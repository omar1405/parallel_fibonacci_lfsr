==> flow/design.v <==
module custom_parallel_LFSR #(
    parameter LFSR_N    =   8,
    parameter LFSR_M    =   4,
    parameter LFSR_P    =   'h8E,
    parameter LFSR_R    =   'hc3   
) (
    input                       i_clk,
    input                       i_rst_n,
    input                       i_LFSR_enable,
    input                       i_LFSR_load,
    input  [LFSR_N-1:0]         i_LFSR_seed,
    output [LFSR_M*LFSR_N-1:0]  o_LFSR_val
);
localparam LFSR_MASK = LFSR_P[LFSR_N-1:0];   
reg [LFSR_N-1:0]    LFSR0;
reg [LFSR_N-1:0]    r_LFSR_results  [0:LFSR_M-1];
wire[LFSR_N-1:0]    w_LFSR_next_val [0:LFSR_M-1];
wire                w_LFSR_next_0   [0:LFSR_M-1];
wire[LFSR_N-1:0]    w_LFSR0_next_val;
genvar i;
generate
    assign w_LFSR_next_0  [0]   =   ^(LFSR0 & LFSR_MASK);                       
    assign w_LFSR_next_val[0]   =   {LFSR0[LFSR_N-2:0], w_LFSR_next_0[0]};   
    assign w_LFSR0_next_val     =   (i_LFSR_load)?(i_LFSR_seed):(w_LFSR_next_val[LFSR_M-1]);
    for (i = 1; i < LFSR_M; i = i + 1) begin
        assign w_LFSR_next_0  [i]   =   ^(w_LFSR_next_val[i-1] & LFSR_MASK);                         
        assign w_LFSR_next_val[i]   =   {w_LFSR_next_val[i-1][LFSR_N-2:0], w_LFSR_next_0[i]};    
    end
endgenerate
integer k,m;
always @(posedge i_clk, negedge i_rst_n) begin
    if (!i_rst_n) begin
        for (k = 0; k < LFSR_M; k = k + 1) begin
            r_LFSR_results[k]  <=  LFSR_R;
        end
    end else begin
        if (i_LFSR_enable && !i_LFSR_load) begin
            for (m = 0; m < LFSR_M; m = m + 1) begin
                r_LFSR_results[m] <= w_LFSR_next_val[m];
            end
        end
    end
end
genvar j;
generate
    for (j = 0; j < LFSR_M; j = j + 1) begin
        assign o_LFSR_val[j*LFSR_N +: LFSR_N] = r_LFSR_results[j];
    end
endgenerate
 assign w_feedback_bit =^(LFSR0 & LFSR_MASK); 
 always @(posedge i_clk, negedge i_rst_n) begin
     if (!i_rst_n) begin
         LFSR0 <= LFSR_R;  
     end else begin
         if (i_LFSR_enable == 1'b1) begin
            LFSR0   <=  w_LFSR0_next_val;  
         end else begin
            LFSR0 <= LFSR0;
         end
     end
 end
endmodule
# Step by step through the tools: custom_parallel_LFSR
# Tool output for the design above, in the order of the flow.
# Lines are those of the file above, counted from 1.
# Operators: Yosys type, input widths -> output width; for muxes data width and select width s.
# Library cell names are shortened.
# A cell with -- has no value.
dict set report design {
  top {custom_parallel_LFSR}
  clock_port {i_clk}
  cell_library {sky130hd}
  pvt_corner {tt_025C_1v80}
}

# After elaboration
# Source: Yosys, flattened and elaborated. Widths are those after wreduce; folded enables and synchronous resets count as part of the registers. Registers that Yosys merges into a memory's read port (data or address) are not register bits. Print and check cells do not count. Equal cells are merged and count once.
dict set report word_totals {
  register_bits 40
  out_inout_bits 32
  wordCells 12
}
dict set report classes {
  n_mux 1
  reduce_logical 6
}
# cell n
set op_table {}
lappend op_table {{$reduce_xor 8->1} 4}
lappend op_table {{$mux 8} 1}
lappend op_table {{$logic_and 1x1->1} 1}
lappend op_table {{$logic_not 1->1} 1}

# Longest topological paths
# Longest topological path by Yosys (ltp), each cell counted once; first at word level (registers and memories cut), then after technology mapping (sequential cells cut; the memories' decode and read muxes count).
dict set report depth {
  word_depth 3
  ABC_AREA 0
  depth_mapped 5
  depth_no_buf 4
}

# After synthesis
# The flow's flattened synthesis, as Yosys stat reports it; memories are mapped. The netlist is that of the ABC_AREA named above (0 if unset); the other value can give another one.
# type n area_total_um2
set types {}
lappend types {dfstp_2 14 367.853}
lappend types {dfrtp_1 11 275.264}
lappend types {nand2_1 37 138.883}
lappend types {buf_4 15 112.608}
lappend types {nor2_1 16 60.058}
lappend types {xnor2_1 6 52.55}
lappend types {a21oi_1 6 30.029}
lappend types {mux2i_1 3 30.029}
lappend types {xnor3_1 1 22.522}
lappend types {a2bb2oi_1 2 17.517}
lappend types {xor2_2 1 16.266}
lappend types {o21ai_0 3 15.014}
lappend types {inv_1 3 11.261}
lappend types {mux2_2 1 11.261}
lappend types {buf_2 2 10.01}
lappend types {nand3_1 2 10.01}
lappend types {o2bb2ai_1 1 8.758}
lappend types {xor2_1 1 8.758}
# Other cell types: 3; their cells: 4.
dict set report synth_totals {
  mapped_cells 129
  mapped_area_um2 1217.4
  seqArea_um2 643.1
  ffs 25
  buf_cells 19
}

# Path before layout
# Source: OpenSTA report_checks on the synthesized netlist (no wires, ideal clock, input and output delay 20% of the period each), path of least setup slack; recovery checks are left aside. Register names are those of the netlist, which keeps one name where synthesis merged equal registers.
dict set report synth_path {
  path_kind {reg2reg}
  startpoint {register LFSR0[7]}
  endpoint {register LFSR0[0]}
  tclk_ps 1590
  setup_ps 82
  arrival_ps 1210
  slack_ps 298
  path_delay_ps 1292
  path_stages 5
  n_path_buf 0
  synth_period_reached_ps 1292
}
# "path_delay_ps" is the arrival time less input delay plus setup time.
# "path_stages": output pins that drive a net of the path, with the launching flip-flop's if there is one; two outputs of one cell count as two.
# "synth_period_reached_ps" = period - worst setup slack (recovery checks aside). The figure is calculated, with input and output delays left at 20% of the set period.
# Between the ends stands the longest chain of elaborated cells between them, by number of cells; it is not shown to be the way that was timed. Of several equally long chains one is given.
# A line is the first line of the expression or statement that the cell stems from. Yosys adds cells for indexed reads and writes and turns some case tables into memories.
# At most two assigning lines are given for a register; there are more.
dict set report synth_between {
  path_cell_list {dfstp_2 > xor2_2 > xnor2_1 > o21ai_1 > mux2_2}
  elab_chain_len 3
  cone_cells 3
  classes_between {mux (1); reduce/logical (2)}
}
# element line
set synth_lines {}
lappend synth_lines {{start: declaration} 15} ;# reg [LFSR_N-1:0]    LFSR0;
lappend synth_lines {{start: assignment} 53} ;# LFSR0 <= LFSR_R;
lappend synth_lines {{start: assignment} 56} ;# LFSR0   <=  w_LFSR0_next_val;
lappend synth_lines {{$reduce_xor 8->1} 22} ;# assign w_LFSR_next_0  [0]   =   ^(LFSR0 & LFSR_MASK);
lappend synth_lines {{$reduce_xor 8->1} 26} ;# assign w_LFSR_next_0  [i]   =   ^(w_LFSR_next_val[i-1] & LFSR_MASK);
lappend synth_lines {{$mux 8} 24} ;# assign w_LFSR0_next_val     =   (i_LFSR_load)?(i_LFSR_seed):(w_LFSR_next_val[LFSR_M-1]);
lappend synth_lines {{end: assignment} 53}
lappend synth_lines {{end: assignment} 56}
lappend synth_lines {{end: declaration} 15}

# Worst path after layout
# From the final timing report of record 1: the path of least setup slack in the routed layout; clock arrival at registers is part of the times.
# The report prints the path's times to 10 ps; the period is as set.
dict set report layout_path {
  path_kind {reg2reg}
  startpoint {register LFSR0[6]}
  endpoint {register LFSR0[0]}
  tclk_ps 989
  setup_ps 60
  arrival_ps 1680
  slack_ps -440
  path_stages 5
  n_path_buf 0
}
# Between the ends stands the longest chain of elaborated cells between them, by number of cells; it is not shown to be the way that was timed. Of several equally long chains one is given.
# At most two assigning lines are given for a register; there are more.
dict set report layout_between {
  path_cell_list {dfstp_2 > xor2_1 > xnor2_1 > o21ai_1 > mux2_4}
  elab_chain_len 3
  cone_cells 3
  lines_between 2
  classes_between {mux (1); reduce/logical (2)}
}
# element line
set layout_lines {}
lappend layout_lines {{start: declaration} 15} ;# reg [LFSR_N-1:0]    LFSR0;
lappend layout_lines {{start: assignment} 53} ;# LFSR0 <= LFSR_R;
lappend layout_lines {{start: assignment} 56} ;# LFSR0   <=  w_LFSR0_next_val;
lappend layout_lines {{$reduce_xor 8->1 x2} 26} ;# assign w_LFSR_next_0  [i]   =   ^(w_LFSR_next_val[i-1] & LFSR_MASK);
lappend layout_lines {{$mux 8} 24} ;# assign w_LFSR0_next_val     =   (i_LFSR_load)?(i_LFSR_seed):(w_LFSR_next_val[LFSR_M-1]);
lappend layout_lines {{end: assignment} 53}
lappend layout_lines {{end: assignment} 56}
lappend layout_lines {{end: declaration} 15}

Memo
Re: implementation data of custom_parallel_LFSR

Measured data: module custom_parallel_LFSR, platform sky130hd, 2 stored runs of the flow under differing settings, order arbitrary. Input and output delays are each 20% of the period that was set; the output load is 0.01 pF.
By "achieved_clock_period_ps" is meant the clock period of the run minus its worst setup slack. This is arithmetic on one report: input and output delays are still those of the set period (20% each).
"critical_path_time_ps": the worst setup path's part of the clock period (all of it between registers, 20% less for each end at a port) less its slack. A launch clock that arrives late makes it longer, a capture clock that arrives late makes it shorter.
By "design_power_mw" is meant OpenSTA's value without simulated activity: inputs other than the clock are taken to toggle once in ten clock periods, and the tool carries that through the logic.
"critical_path_time_ps" is known to 10 ps.

[flow] record 1: files
==> flow/run.sh <==
#!/bin/bash
# the make line also repeats the synthesis and layout settings of config.mk as NAME=value (left out here)
make -C /OpenROAD-flow-scripts/flow DESIGN_CONFIG=/design/flow/config.mk WORK_HOME=/design/flow/orfs CLKGATE_MAP_FILE= finish
==> flow/config.mk <==
export PLATFORM = sky130hd
export DESIGN_NAME = custom_parallel_LFSR
export DESIGN_NICKNAME = custom_parallel_LFSR
export VERILOG_FILES = /design/flow/design.v
export SDC_FILE = /design/flow/constraint.sdc
export NUM_CORES = 4
export LEC_CHECK = 0
export CAP_MARGIN = 20
export CORE_MARGIN = 2
export CORE_UTILIZATION = 40
export SLEW_MARGIN = 20
==> flow/constraint.sdc <==
create_clock -name core_clock -period 0.989 [get_ports {i_clk}]
set_input_delay 0.1978 -clock core_clock [delete_from_list [all_inputs] [get_ports {i_clk}]]
set_output_delay 0.1978 -clock core_clock [all_outputs]
set_load 0.01 [all_outputs]

[flow] record 1: metrics
[metrics] layout_stdcell_area_um2 = 2114.5
[metrics] critical_path_time_ps = 1430
[metrics] worst_setup_path_type = reg2reg
[metrics] achieved_clock_period_ps = 1432
[metrics] fin_ws_ps = -443
[metrics] yosys_chip_area_um2 = 1217.4
[metrics] total_die_area_um2 = 3501.1
[metrics] util_pct = 71.0
[metrics] tns_ps = -8544
[metrics] design_power_mw = 6.585

[flow] record 2: files
==> flow/run.sh <==
#!/bin/bash
# the make line also repeats the synthesis and layout settings of config.mk as NAME=value (left out here)
make -C /OpenROAD-flow-scripts/flow DESIGN_CONFIG=/design/flow/config.mk WORK_HOME=/design/flow/orfs CLKGATE_MAP_FILE= finish
==> flow/config.mk <==
export PLATFORM = sky130hd
export DESIGN_NAME = custom_parallel_LFSR
export DESIGN_NICKNAME = custom_parallel_LFSR
export VERILOG_FILES = /design/flow/design.v
export SDC_FILE = /design/flow/constraint.sdc
export NUM_CORES = 4
export LEC_CHECK = 0
export CAP_MARGIN = 20
export CELL_PAD_IN_SITES_GLOBAL_PLACEMENT = 0
export CORE_MARGIN = 2
export CORE_UTILIZATION = 30
export CTS_CLUSTER_DIAMETER = 353
export CTS_CLUSTER_SIZE = 33
export GPL_ROUTABILITY_DRIVEN = 1
export PLACE_DENSITY_LB_ADDON = 0.05
export SETUP_SLACK_MARGIN = 0.47
export SLEW_MARGIN = 20
export TNS_END_PERCENT = 80
==> flow/constraint.sdc <==
create_clock -name core_clock -period 2.24 [get_ports {i_clk}]
set_input_delay 0.4480 -clock core_clock [delete_from_list [all_inputs] [get_ports {i_clk}]]
set_output_delay 0.4480 -clock core_clock [all_outputs]
set_load 0.01 [all_outputs]

[flow] record 2: metrics
[metrics] layout_stdcell_area_um2 = 1656.6
[metrics] critical_path_time_ps = 1330
[metrics] worst_setup_path_type = reg2out
[metrics] achieved_clock_period_ps = 1773
[metrics] fin_ws_ps = 467
[metrics] yosys_chip_area_um2 = 1217.4
[metrics] total_die_area_um2 = 4583.3
[metrics] util_pct = 42.0
[metrics] tns_ps = 0
[metrics] design_power_mw = 2.090
